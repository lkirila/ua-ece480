==> flow/design.v <==
module vga_sync (
  input clock_25mhz, red, green, blue, reset,
  output reg red_out, green_out, blue_out, horiz_sync_out, vert_sync_out,
  output reg [9:0] h_count, v_count
);
  parameter h_pixels_across = 640;  
  parameter h_sync_low = 656;  
  parameter h_sync_high = 752;  
  parameter h_end_count = 800;  
  parameter v_pixels_down = 480;  
  parameter v_sync_low = 491;
  parameter v_sync_high = 493;
  parameter v_end_count = 524;
  reg horiz_sync, vert_sync;
  reg video_on_v, video_on_h;
  wire video_on_int;
  assign video_on_int = video_on_h & video_on_v;
  always @ (posedge reset or posedge clock_25mhz) begin
    if (reset) begin
      h_count <= 10'd0;
      horiz_sync <= 1'b1;
      v_count <= 10'd0;
      vert_sync <= 1'b1;
      video_on_h <= 1'b0;
      video_on_v <= 1'b0;
      horiz_sync_out <= 1'b0;
      vert_sync_out <= 1'b0;
      red_out <= 1'b0;
      blue_out <= 1'b0;
      green_out <= 1'b0;
    end else begin
      if (h_count == h_end_count) begin
        h_count <= 10'd0;
      end else begin
        h_count <= h_count + 10'd1;
      end
      if ((h_count < h_sync_high) && (h_count >= h_sync_low)) begin
        horiz_sync <= 1'b0;
      end else begin
        horiz_sync <= 1'b1;
      end
      if ((v_count >= v_end_count) && (h_count >= h_sync_low)) begin
        v_count <= 10'd0;
      end else if (h_count == h_sync_low) begin
        v_count <= v_count + 10'd1;
      end
      if ((v_count <= v_sync_high) && (v_count >= v_sync_low)) begin
        vert_sync <= 1'b0;
      end else begin
        vert_sync <= 1'b1;
      end
      if (h_count < h_pixels_across) begin
        video_on_h <= 1'b1;
      end else begin
        video_on_h <= 1'b0;
      end
      if (v_count <= v_pixels_down) begin
        video_on_v <= 1'b1;
      end else begin
        video_on_v <= 1'b0;
      end
      horiz_sync_out <= horiz_sync;
      vert_sync_out <= vert_sync;
      red_out <= red & video_on_int;
      green_out <= green & video_on_int;
      blue_out <= blue & video_on_int;
    end
  end
endmodule
# [From RTL to reports: vga_sync]
# The steps from the RTL of vga_sync to its reports follow in flow order.
# Lines are those of the file above, counted from 1.
# Operators carry their Yosys type and port widths (W data, S select, Z words).
# Cell names lack the library's common part.
# Not given: -
[inputs] top_module="vga_sync" clock="clock_25mhz" cell_library="sky130hd" pvt_corner="tt_025C_1v80"

# [After elaboration]
# Source: Yosys, flattened and elaborated, memories not mapped. Widths are those after wreduce. Registers that Yosys merges into a memory's read port (data or address) are not register bits. Print and check cells do not count. Equal cells are merged and count once.
[word_totals] regBits=29 input_bits=5 out_inout_bits=25 word_cells=37
[op_classes] add_sub_neg=2 compare=7 n_eq=2 n_mux=7 logic=4 n_reduce_logical=4
[op_table] cell="$mux W10" n=3
[op_table] cell="$add A10 B1 Y10 const B" n=2
[op_table] cell="$ge A10 B10 Y1 const B" n=2
[op_table] cell="$lt A10 B10 Y1 const B" n=2
[op_table] cell="$eq A10 B10 Y1 const B" n=2
[op_table] cell="$le A10 B9 Y1 const B" n=2
[op_table] cell="$ge A10 B9 Y1 const B" n=1
[op_table] cell="$and A1 B1 Y1" n=4
[op_table] cell="$mux W1" n=4
[op_table] cell="$logic_and A1 B1 Y1" n=3
[op_table] cell="$reduce_bool A2 Y1" n=1

# [Depth]
# Yosys ltp: most cells in a row. Word level: on the elaborated netlist, between registers, memories and ports. Mapped: between sequential cells and ports; inverters and the memories' decode and read muxes count.
[depth] ltp_word=3 ABC_AREA=1 ltp_mapped=10 mapped_depth_nobuf=9

# [Netlist]
# Source: synth_stat.txt of the flow (Yosys; design flattened, memories mapped). It holds for the ABC_AREA given above (unset counts as 0); a run with the other value may have another netlist.
[types] type="dfrtp_1" n=27 area_total_um2=675.648
[types] type="nand2_1" n=60 area_total_um2=225.216
[types] type="inv_1" n=35 area_total_um2=131.376
[types] type="nand3_1" n=24 area_total_um2=120.115
[types] type="nor2_1" n=27 area_total_um2=101.347
[types] type="ha_1" n=6 area_total_um2=75.072
[types] type="dfstp_2" n=2 area_total_um2=52.55
[types] type="xor2_1" n=6 area_total_um2=52.55
[types] type="nor2_8" n=2 area_total_um2=40.038
[types] type="nor3_1" n=8 area_total_um2=40.038
[types] type="nand4_1" n=4 area_total_um2=25.024
[types] type="o21ai_0" n=5 area_total_um2=25.024
[types] type="nand2_2" n=2 area_total_um2=12.512
[types] type="buf_6" n=1 area_total_um2=11.261
[types] type="nand2_4" n=1 area_total_um2=11.261
[types] type="buf_2" n=2 area_total_um2=10.01
[types] type="o311ai_0" n=1 area_total_um2=8.758
[types] type="a21o_1" n=1 area_total_um2=7.507
# Not listed: further types 3, cells in them 3.
[mapped] mapped_cells=217 mapped_area_um2=1645.3 sequential_area_um2=728.2 flip_flops=29 buffers=3

# [Worst setup path after synthesis]
# Path of least setup slack by OpenSTA after synthesis, without wires, with an ideal clock, recovery checks aside; 20% of the period is set as input and as output delay. Where synthesis merged equal registers, the netlist keeps one of their names.
[synth_path] kind="reg-to-reg" start="reg h_count[0]" end="reg v_count[1]" clock_period_ps=1840 setup_ps=113 launch_ps=0 arrival_ps=1204 required_ps=1727 slack_ps=523 delay_ps=1317 driving_pins=10 path_buffers=0 period_less_setup_slack_ps=1317
# "delay_ps" is the arrival time less input delay plus setup time.
# "driving_pins" counts driving pins, that of a launching flip-flop among them; a cell with two outputs on the path counts twice.
# "period_less_setup_slack_ps" = period - worst setup slack (recovery checks aside). The figure is calculated, with input and output delays left at 20% of the set period.
# Between the ends stands the longest chain of elaborated cells between them, by number of cells; it is not shown to be the way that was timed. Of several equally long chains one is given.
# A line is the first line of the expression or statement that the cell stems from. Yosys adds cells for indexed reads and writes and turns some case tables into memories.
# A register here has more assigning lines than the two given.
[synth_via] cell_sequence="dfrtp_1 > inv_1 > ha_1 > nand2_2 > nor2_8 > nand2_1 > nand2_1 > nand2_1 > nand2_1 > inv_1" elab_chain_len=3 cells_between=6 cone_classes="1 x compare; 1 x eq/ne; 2 x mux; 2 x reduce/logical"
[synth_rtl] item="start, declared" line_no=4 rtl="output reg [9:0] h_count, v_count"
[synth_rtl] item="start, assigned" line_no=20 rtl="h_count <= 10'd0;"
[synth_rtl] item="start, assigned" line_no=35 rtl="h_count <= h_count + 10'd1;"
[synth_rtl] item="$ge A10 B10 Y1" line_no=42 rtl="if ((v_count >= v_end_count) && (h_count >= h_sync_low)) begin"
[synth_rtl] item="$logic_and A1 B1 Y1" line_no=42
[synth_rtl] item="$mux W10" line_no=42
[synth_rtl] item="end, assigned" line_no=43 rtl="v_count <= 10'd0;"
[synth_rtl] item="end, assigned" line_no=45 rtl="v_count <= v_count + 10'd1;"
[synth_rtl] item="end, declared" line_no=4

# [Timing after layout]
# Path of least setup slack in the final report of job 1 (OpenROAD, finished layout, wires in). Where an end is a register, its clock arrival counts in the times.
# The path's times are printed in steps of 10 ps; the period is the one set.
[layout_path] kind="reg-to-output" start="reg v_count[8]" end="out v_count[8]" clock_period_ps=1540 out_delay_ps=310 launch_ps=280 arrival_ps=1260 required_ps=1230 slack_ps=-30 driving_pins=2 path_buffers=1
# A register here has more assigning lines than the two given.
[layout_via] cell_sequence="dfrtp_2 > clkdlybuf4s50_1" elab_chain_len=0 cells_between=0 cone_lines=0
[layout_rtl] item="start, declared" line_no=4 rtl="output reg [9:0] h_count, v_count"
[layout_rtl] item="start, assigned" line_no=22 rtl="v_count <= 10'd0;"
[layout_rtl] item="start, assigned" line_no=45 rtl="v_count <= v_count + 10'd1;"
[layout_rtl] item="end, declared" line_no=4

# Stored flow runs of vga_sync (2 of them; Yosys, OpenROAD, sky130hd). They differ in their settings and are not a sequence. Constraints: input delay and output delay 20% of the set period each, output load 0.01 pF.
# "timing.achieved_period_ps" is the run's clock period less its worst setup slack. It is reckoned from that one timing run; input and output delays stay at 20% of the period that was set.
# "total_power_uw" rests on the timing tool's default activity at the inputs, not on a simulated workload.
run="job 1" settings period_ns=1.54 CORE_UTILIZATION=17 SETUP_SLACK_MARGIN=-0.08 CELL_PAD_IN_SITES_DETAIL_PLACEMENT=0 TNS_END_PERCENT=5 ABC_AREA=1 CTS_CLUSTER_DIAMETER=383 SLEW_MARGIN=5 MIN_ROUTING_LAYER="met1" MAX_ROUTING_LAYER="met4" CAP_MARGIN=20 CORE_MARGIN=2
run="job 1" results yosys.chip_area_um2=1645.3 total_die_area_um2=10481.7 post_route_stdcell_area_um2=2244.7 fin_ws_ps=-26 total_negative_slack_ps=-99 total_power_uw=1419 timing.achieved_period_ps=1566
run="job 2" settings period_ns=1.96 CORE_UTILIZATION=18 SETUP_SLACK_MARGIN=0.31 PLACE_DENSITY=0.43 CELL_PAD_IN_SITES_GLOBAL_PLACEMENT=1 CELL_PAD_IN_SITES_DETAIL_PLACEMENT=1 ABC_AREA=0 CTS_CLUSTER_SIZE=54 CAP_MARGIN=15 CORE_MARGIN=2 SLEW_MARGIN=20
run="job 2" results yosys.chip_area_um2=1433.9 total_die_area_um2=8695.6 post_route_stdcell_area_um2=2219.6 fin_ws_ps=262 total_negative_slack_ps=0 total_power_uw=1183 timing.achieved_period_ps=1698
